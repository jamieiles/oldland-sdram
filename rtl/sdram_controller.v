==> flow/design.v <==
module counter(input wire clk,
	       output wire [count_width - 1:0] count,
	       input wire reset);
parameter count_width = 8;
parameter count_max = 255;
reg [count_width - 1:0] count_reg = 0;
always @(posedge clk) begin
	if (reset)
		count_reg <= 0;
	else if (count_reg != count_max[count_width - 1:0])
		count_reg <= count_reg + 1'b1;
end
assign count = count_reg;
endmodule
module sdram_controller(input wire clk,
			input wire cs,
			input wire [31:2] h_addr,
			input wire [31:0] h_wdata,
			output reg [31:0] h_rdata,
			input wire h_wr_en,
			input wire [3:0] h_bytesel,
			output reg h_compl,
			output reg h_config_done,
			output wire s_ras_n,
			output wire s_cas_n,
			output wire s_wr_en,
			output wire [1:0] s_bytesel,
			output reg [12:0] s_addr,
			output wire s_cs_n,
			output reg s_clken,
			inout [15:0] s_data,
			output reg [1:0] s_banksel);
parameter size			= 32 * 1024 * 1024;
parameter clkf			= 50000000;
localparam ns_per_clk		= (1000000000 / clkf);
localparam tReset		= 100000 / ns_per_clk;
localparam tRC			= 8;
localparam tRP			= 2;
localparam tMRD			= 2;
localparam tRCD			= 2;
localparam tDPL			= 2;
localparam cas			= 2;
localparam tRef			= ((64 * 1000000) / ns_per_clk) / 8192;
localparam max_cmd_period	= tRCD + tRP + tDPL + 1;
localparam CMD_NOP		= 4'b0111;
localparam CMD_BST		= 4'b0110;
localparam CMD_READ		= 4'b0101;
localparam CMD_WRITE		= 4'b0100;
localparam CMD_ACT		= 4'b0011;
localparam CMD_PRE		= 4'b0010;
localparam CMD_REF		= 4'b0001;
localparam CMD_MRS		= 4'b0000;
localparam STATE_RESET		= 4'b0000;
localparam STATE_RESET_PCH	= 4'b0001;
localparam STATE_RESET_REF1	= 4'b0011;
localparam STATE_RESET_REF2	= 4'b0010;
localparam STATE_MRS		= 4'b0110;
localparam STATE_IDLE		= 4'b0111;
localparam STATE_ACT		= 4'b0101;
localparam STATE_READ		= 4'b1101;
localparam STATE_WRITE		= 4'b1001;
localparam STATE_PCH		= 4'b1000;
localparam STATE_AUTOREF	= 4'b1010;
reg [3:0] state			= STATE_RESET;
reg [3:0] next_state		= STATE_RESET;
reg [3:0] cmd			= CMD_NOP;
reg [31:0] latched_addr		= 32'b0;
reg [31:0] latched_wdata	= 32'b0;
reg latched_wr_en		= 1'b0;
reg [3:0] latched_bytesel	= 4'b0;
reg [15:0] outdata		= 16'b0;
reg [1:0] outbytesel		= 2'b0;
assign s_cs_n			= cmd[3];
assign s_ras_n			= cmd[2];
assign s_cas_n			= cmd[1];
assign s_wr_en			= cmd[0];
assign s_data			= state == STATE_WRITE && timec < 2'd2 ? outdata : {16{1'bz}};
assign s_bytesel		= outbytesel;
wire [1:0] latched_banksel;
wire [1:0] h_banksel;
wire [12:0] h_rowsel;
wire [12:0] col_pchg;
generate
if (size == 32 * 1024 * 1024) begin
	assign latched_banksel	= latched_addr[24:23];
	assign h_banksel	= h_addr[24:23];
	assign h_rowsel		= h_addr[22:10];
	assign col_pchg		= {2'b00, 1'b1, 1'b0, latched_addr[9:1]};
end else if (size == 64 * 1024 * 1024) begin
	assign latched_banksel	= latched_addr[25:24];
	assign h_banksel	= h_addr[25:24];
	assign h_rowsel		= h_addr[23:11];
	assign col_pchg		= {2'b00, 1'b1, latched_addr[10:1]};
end
endgenerate
initial begin
	s_clken			= 1'b1;
	s_addr			= 13'b0;
	s_banksel		= 2'b00;
	h_rdata			= 32'b0;
	h_compl			= 1'b0;
	h_config_done		= 1'b0;
end
localparam timec_width = $clog2(tReset);
wire [timec_width - 1:0] timec;
counter		#(.count_width(timec_width),
		  .count_max(tReset))
		timec_counter(.clk(clk),
			      .count(timec),
			      .reset(state != next_state));
localparam refresh_counter_width = $clog2(tRef);
wire [refresh_counter_width - 1:0] refresh_count;
wire autorefresh_counter_clr = state == STATE_AUTOREF && timec == tRC - 1;
counter		#(.count_width(refresh_counter_width),
		  .count_max(tRef - max_cmd_period))
		refresh_counter(.clk(clk),
				.count(refresh_count),
				.reset(autorefresh_counter_clr));
wire autorefresh_pending = refresh_count == tRef[refresh_counter_width - 1:0] - max_cmd_period;
always @(*) begin
	next_state = state;
	case (state)
	STATE_RESET: begin
		if (timec == tReset[timec_width - 1:0] - 1)
			next_state = STATE_RESET_PCH;
	end
	STATE_RESET_PCH: begin
		if (timec == tRP - 1)
			next_state = STATE_RESET_REF1;
	end
	STATE_RESET_REF1: begin
		if (timec == tRC - 1)
			next_state = STATE_RESET_REF2;
	end
	STATE_RESET_REF2: begin
		if (timec == tRC - 1)
			next_state = STATE_MRS;
	end
	STATE_MRS: begin
		if (timec == tMRD - 1)
			next_state = STATE_IDLE;
	end
	STATE_IDLE: begin
		if (!h_compl && autorefresh_pending)
			next_state = STATE_AUTOREF;
		else if (!h_compl && cs)
			next_state = STATE_ACT;
	end
	STATE_ACT: begin
		if (timec == tRCD - 1)
			next_state = latched_wr_en ? STATE_WRITE : STATE_READ;
	end
	STATE_WRITE: begin
		if (timec == tRP + tDPL + 1'b1)
			next_state = STATE_IDLE;
	end
	STATE_READ: begin
		if (timec == cas + 1'b1)
			next_state = STATE_IDLE;
	end
	STATE_AUTOREF: begin
		if (timec == tRC - 1)
			next_state = STATE_IDLE;
	end
	default: begin
		next_state = STATE_IDLE;
	end
	endcase
end
always @(posedge clk) begin
	cmd <= CMD_NOP;
	s_addr <= 13'b0;
	s_banksel <= 2'b00;
	if (state != next_state) begin
		case (next_state)
		STATE_RESET_PCH: begin
			cmd <= CMD_PRE;
			s_addr <= 13'b10000000000;
			s_banksel <= 2'b11;
		end
		STATE_RESET_REF1: begin
			cmd <= CMD_REF;
		end
		STATE_RESET_REF2: begin
			cmd <= CMD_REF;
		end
		STATE_MRS: begin
			cmd <= CMD_MRS;
			s_banksel <= 2'b00;
			s_addr <= 13'b0000100001;
		end
		STATE_ACT: begin
			cmd <= CMD_ACT;
			s_banksel <= h_banksel;
			s_addr <= h_rowsel;
		end
		STATE_WRITE: begin
			cmd <= CMD_WRITE;
			s_addr <= col_pchg;
			s_banksel <= latched_banksel;
		end
		STATE_READ: begin
			cmd <= CMD_READ;
			s_addr <= col_pchg;
			s_banksel <= latched_banksel;
		end
		STATE_AUTOREF: begin
			cmd <= CMD_REF;
		end
		endcase
	end
end
always @(posedge clk) begin
	if (state == STATE_IDLE)
		h_rdata <= 32'h0;
	if (state == STATE_READ) begin
		if (timec == cas)
			h_rdata[15:0] <= s_data;
		if (timec == cas + 1'b1)
			h_rdata[31:16] <= s_data;
	end
end
always @(posedge clk) begin
	h_compl <= 1'b0;
	if ((state == STATE_READ && timec == cas + 1'b1) ||
	    (state == STATE_WRITE && timec == tRP + tDPL + 1'b1) ||
	    (state == STATE_MRS && timec == tMRD - 1))
		h_compl <= 1'b1;
end
always @(posedge clk) begin
	if (state == STATE_IDLE) begin
		outdata <= h_wdata[15:0];
		outbytesel <= h_wr_en ? ~h_bytesel[1:0] : 2'b00;
	end
	if (state == STATE_WRITE) begin
		if (timec == 0) begin
			outdata <= latched_wdata[31:16];
			outbytesel <= ~latched_bytesel[3:2];
		end
	end
end
always @(posedge clk) begin
	if (state == STATE_IDLE) begin
		h_config_done <= 1'b1;
		if (cs) begin
			latched_addr <= {h_addr, 2'b00};
			latched_wdata <= h_wdata;
			latched_wr_en <= h_wr_en;
			latched_bytesel <= h_bytesel;
		end
	end
end
always @(posedge clk)
	state <= next_state;
endmodule
# --- From RTL to reports: sdram_controller ---
# The steps from the RTL of sdram_controller to its reports follow in flow order.
# Lines are those of the file above, counted from 1.
# Operators carry their Yosys type and port widths (W data, S select, Z words).
design:
  top: "sdram_controller"
  clock: "clk"
  lib: "sky130hd"
  corner: "tt_025C_1v80"

# --- Word-level counts ---
# Counts by Yosys on the flattened word-level netlist (proc, flatten, opt, wreduce; memories kept). Register bits leave out memories and registers merged into their read ports (data or address); mux counts leave out enables and synchronous resets folded into registers. Print and check cells are left out. Cells with the same type and inputs are merged into one.
op_classes:
  reduce_and_logical: 15
  div: 0
  equal: 27
  n_addsub: 2
  shifts: 0
  n_logic: 2
  muxes: 31
  compare: 1
  n_mul: 0
ops:
  columns: ["cell", "n"]
  rows:
  - ["$mux W16", 10]
  - ["$pmux W13 S4", 1]
  - ["$mux W4", 11]
  - ["$pmux W4 S10", 1]
  - ["$eq A13 B2 Y1 const B", 2]
  - ["$eq A13 B3 Y1 const B", 2]
  - ["$eq A4 B4 Y1 const B", 6]
  - ["$eq A4 B3 Y1 const B", 5]
  - ["$pmux W3 S6", 1]
  - ["$eq A4 B2 Y1 const B", 4]
  - ["$add A13 B1 Y13 const B", 1]
  - ["$eq A13 B1 Y1 const B", 1]
  - ["$eq A13 B13 Y1 const B", 1]
  - ["$ne A13 B13 Y1 const B", 1]
  - ["$lt A13 B2 Y1 const B", 1]
  - ["$logic_not A13 Y1", 1]
  - ["$add A9 B1 Y9 const B", 1]
  - ["$eq A9 B9 Y1 const B", 1]
  - ["$ne A9 B9 Y1 const B", 1]
  - ["$eq A4 B1 Y1 const B", 2]
  - ["$mux W2", 4]
  - ["$logic_and A1 B1 Y1", 7]
  - ["$pmux W2 S3", 1]
  - ["$not A2 Y2", 2]
  - ["$ne A4 B4 Y1", 1]
  - ["$logic_not A4 Y1", 1]
  - ["$reduce_or A3 Y1", 1]
  - ["$mux W3", 1]
# Other operator kinds: 5; their cells: 6.
word_totals:
  memories: 0
  ramBits: 0
  inputBits: 69
  word_cells: 93
  latchBits: 0
  out_inout_bits: 72
  clocked_rd_ports_x_width: 0
  mem_bits_ro: 0
  ff_bits: 157

# --- Logic depth ---
# Longest topological path by Yosys (ltp), each cell counted once; first at word level (registers and memories cut), then after technology mapping (sequential cells cut; the memories' decode and read muxes count).
depth:
  depth_word: 8
  ABC_AREA: 0
  mapped_depth: 12
  ltp_nobuf: 10

# --- Mapped cells and area ---
# The flow's flattened synthesis, as Yosys stat reports it; memories are mapped. The netlist is that of the ABC_AREA named above (0 if unset); the other value can give another one.
types:
  columns: ["cell", "n", "type_area_um2"]
  rows:
  - ["sky130_fd_sc_hd__dfxtp_1", 95, 1.9E+03]
  - ["sky130_fd_sc_hd__edfxtp_1", 30, 900.864]
  - ["sky130_fd_sc_hd__nand2_1", 112, 420.403]
  - ["sky130_fd_sc_hd__nor2_1", 53, 198.941]
  - ["sky130_fd_sc_hd__nand3_1", 27, 135.13]
  - ["sky130_fd_sc_hd__a31oi_1", 20, 125.12]
  - ["sky130_fd_sc_hd__xnor2_1", 11, 96.342]
  - ["sky130_fd_sc_hd__xor2_1", 11, 96.342]
  - ["sky130_fd_sc_hd__clkbuf_1", 23, 86.333]
  - ["sky130_fd_sc_hd__o21ai_1", 16, 80.077]
  - ["sky130_fd_sc_hd__ha_1", 5, 62.56]
  - ["sky130_fd_sc_hd__a32oi_1", 7, 61.309]
  - ["sky130_fd_sc_hd__mux2i_1", 5, 50.048]
  - ["sky130_fd_sc_hd__and3_1", 7, 43.792]
  - ["sky130_fd_sc_hd__a21oi_1", 8, 40.038]
  - ["sky130_fd_sc_hd__and2_1", 6, 37.536]
  - ["sky130_fd_sc_hd__nand3b_1", 5, 37.536]
  - ["sky130_fd_sc_hd__nor4_1", 6, 37.536]
# Not listed: further types 36, cells in them 76.
mapped:
  buf_cells: 33
  cell_count: 523
  flip_flops: 125
  area_um2: 4952.2
  seqArea_um2: 2802.7
# The figures by module come from a second, unflattened synthesis with its own total; it is not the netlist above.
unflattened:
  hier_cells: 558
  area_unflattened_um2: 5282.6
# Rows give one instance, submodules left out.
by_module:
  columns: ["module", "seq_area_um2", "n_inst", "n_cells", "area_um2"]
  rows:
  - ["sdram_controller", 2362.3, 1, 431, 4155.2]
  - ["counter", 260.2, 1, 76, 664.4]
  - ["counter", 180.2, 1, 51, 462.9]

# --- Path before layout ---
# Source: OpenSTA report_checks on the synthesized netlist (no wires, ideal clock, input and output delay 20% of the period each), path of least setup slack; recovery checks are left aside. Register names are those of the netlist, which keeps one name where synthesis merged equal registers.
synth_path:
  path_kind: "register -> register"
  start: "reg timec_counter.count_reg[5]"
  end: "reg timec_counter.count_reg[10]"
  setup_slack_ns: 0.449
  t_arrival_ns: 3.257
  delay_ns: 3.321
  required_time_ns: 3.706
  period_ns: 3.77
  path_stages: 13
  setup_ns: 0.064
  launch_ns: 0.000
  path_buffers: 5
  period_less_setup_slack_ns: 3.321
# "delay_ns" is the arrival time less input delay plus setup time.
# "path_stages": output pins that drive a net of the path, with the launching flip-flop's if there is one; two outputs of one cell count as two.
# "period_less_setup_slack_ns" = period - worst setup slack (recovery checks aside). The figure is calculated, with input and output delays left at 20% of the set period.
# The rows between start and end are the longest chain of elaborated cells between them; the timing report does not say that the signal goes this way. Where chains are equally long, one stands for them.
# Each line given opens the expression or statement behind the cell; cells for indexed reads and writes are added by Yosys, which also makes memories of some case tables.
synth_between:
  path_cell_list: "sky130_fd_sc_hd__dfxtp_1 > sky130_fd_sc_hd__or4_1 > sky130_fd_sc_hd__buf_2 > sky130_fd_sc_hd__or3_1 > sky130_fd_sc_hd__clkbuf_1 > sky130_fd_sc_hd__or4b_1 > sky130_fd_sc_hd__and4_1 > sky130_fd_sc_hd__buf_2 > sky130_fd_sc_hd__xnor2_2 > sky130_fd_sc_hd__or4_1 > sky130_fd_sc_hd__buf_4 > sky130_fd_sc_hd__buf_6 > sky130_fd_sc_hd__nor2_1"
  elab_chain_cells: 4
  cells_between: 18
  cone_classes: "add/sub (1); eq/ne (7); mux (10)"
synth_rtl:
  columns: ["element", "line_no", "text"]
  rows:
  - ["start, declared", 6, "reg [count_width - 1:0] count_reg = 0;"]
  - ["start, assigned", 9, "count_reg <= 0;"]
  - ["start, assigned", 11, "count_reg <= count_reg + 1'b1;"]
  - ["$eq A13 B3 Y1", 162, "if (timec == tRC - 1)"]
  - ["$mux W4", 162, null]
  - ["$pmux W4 S10", 122, "case (state)"]
  - ["$ne A4 B4 Y1", 110, ".reset(state != next_state));"]
  - ["end, assigned", 9, null]
  - ["end, assigned", 11, null]
  - ["end, declared", 6, null]

# --- Path in the finished layout ---
# Path of least setup slack in the final report of record 2 (OpenROAD, finished layout, wires in). Where an end is a register, its clock arrival counts in the times.
layout_path:
  path_kind: "register -> register"
  start: "reg timec_counter.count_reg[7]"
  end: "reg timec_counter.count_reg[0]"
  path_stages: 9
  setup_ns: 0.06
  launch_ns: 0.41
  t_arrival_ns: 3.70
  path_buffers: 1
  period_ns: 3.76
  setup_slack_ns: 0.41
  required_time_ns: 4.10
# The rows between start and end are the longest chain of elaborated cells between them; the timing report does not say that the signal goes this way. Where chains are equally long, one stands for them.
layout_between:
  path_cell_list: "sky130_fd_sc_hd__dfxtp_1 > sky130_fd_sc_hd__or4_1 > sky130_fd_sc_hd__or3_1 > sky130_fd_sc_hd__or4b_1 > sky130_fd_sc_hd__and4_1 > sky130_fd_sc_hd__xnor2_2 > sky130_fd_sc_hd__or4_1 > sky130_fd_sc_hd__buf_4 > sky130_fd_sc_hd__nor2_1"
  elab_chain_cells: 4
  cells_between: 17
  cone_classes: "eq/ne (7); mux (10)"
layout_rtl:
  columns: ["element", "line_no", "text"]
  rows:
  - ["start, declared", 6, "reg [count_width - 1:0] count_reg = 0;"]
  - ["start, assigned", 9, "count_reg <= 0;"]
  - ["start, assigned", 11, "count_reg <= count_reg + 1'b1;"]
  - ["$eq A13 B3 Y1", 162, "if (timec == tRC - 1)"]
  - ["$mux W4", 162, null]
  - ["$pmux W4 S10", 122, "case (state)"]
  - ["$ne A4 B4 Y1", 110, ".reset(state != next_state));"]
  - ["end, assigned", 9, null]
  - ["end, assigned", 11, null]
  - ["end, declared", 6, null]

Flow measurements of sdram_controller on sky130hd: 2 stored runs with different settings, listed in no order. Input and output delays are each 20% of the period that was set; the output load is 0.01 pF.
"achievedPeriod_ns" = clock period - worst setup slack. The figure is calculated, with input and output delays left at 20% of the set period.
"worstPathTime_ns" is the time allowed to the run's worst setup path (the clock period less input and output delay, where it has them) less its slack. Clock arrival times count: a late capture clock shortens it, a late launch clock lengthens it.
"total_power_mw" is the tool's figure for a default switching activity; nothing was simulated.

--- record 1 ---
==> flow/run.sh <==
#!/bin/bash
# the make line also repeats the synthesis and layout settings of config.mk as NAME=value (left out here)
make -C /OpenROAD-flow-scripts/flow DESIGN_CONFIG=/design/flow/config.mk WORK_HOME=/design/flow/orfs CLKGATE_MAP_FILE= finish
==> flow/config.mk <==
export PLATFORM = sky130hd
export DESIGN_NAME = sdram_controller
export DESIGN_NICKNAME = sdram_controller
export VERILOG_FILES = /design/flow/design.v
export SDC_FILE = /design/flow/constraint.sdc
export NUM_CORES = 4
export LEC_CHECK = 0
export ABC_AREA = 1
export CAP_MARGIN = 20
export CORE_MARGIN = 7
export CORE_UTILIZATION = 70
export CTS_CLUSTER_DIAMETER = 317
export CTS_CLUSTER_SIZE = 36
export GPL_ROUTABILITY_DRIVEN = 0
export MIN_ROUTING_LAYER = met1
export PLACE_DENSITY_LB_ADDON = 0.0
export SLEW_MARGIN = 10
export TNS_END_PERCENT = 75
==> flow/constraint.sdc <==
create_clock -name core_clock -period 2.3 [get_ports {clk}]
set_input_delay 0.4600 -clock core_clock [delete_from_list [all_inputs] [get_ports {clk}]]
set_output_delay 0.4600 -clock core_clock [all_outputs]
set_load 0.01 [all_outputs]

==> results, as YAML <==
outcome: "no final report: clock tree synthesis broke off with DPL-0038"

--- record 2 ---
==> flow/run.sh <==
#!/bin/bash
# the make line also repeats the synthesis and layout settings of config.mk as NAME=value (left out here)
make -C /OpenROAD-flow-scripts/flow DESIGN_CONFIG=/design/flow/config.mk WORK_HOME=/design/flow/orfs CLKGATE_MAP_FILE= finish
==> flow/config.mk <==
export PLATFORM = sky130hd
export DESIGN_NAME = sdram_controller
export DESIGN_NICKNAME = sdram_controller
export VERILOG_FILES = /design/flow/design.v
export SDC_FILE = /design/flow/constraint.sdc
export NUM_CORES = 4
export LEC_CHECK = 0
export CAP_MARGIN = 20
export CORE_MARGIN = 2
export CORE_UTILIZATION = 40
export SETUP_SLACK_MARGIN = -0.1
export SLEW_MARGIN = 20
==> flow/constraint.sdc <==
create_clock -name core_clock -period 3.76 [get_ports {clk}]
set_input_delay 0.7520 -clock core_clock [delete_from_list [all_inputs] [get_ports {clk}]]
set_output_delay 0.7520 -clock core_clock [all_outputs]
set_load 0.01 [all_outputs]

==> results, as YAML <==
results:
  design_die_area_um2: 13287.2
  worstPathTime_ns: 3.35
  critical_path_type: "register -> register"
  final_cell_area_um2: 6832.8
  final_hold_ws_ns: 0.424
  ws_setup_ns: 0.405
  achievedPeriod_ns: 3.355
  yosys_chip_area_um2: 4952.2
  total_power_mw: 4.638
  fin_util_frac: 0.566
  setupTns_ns: 0.000
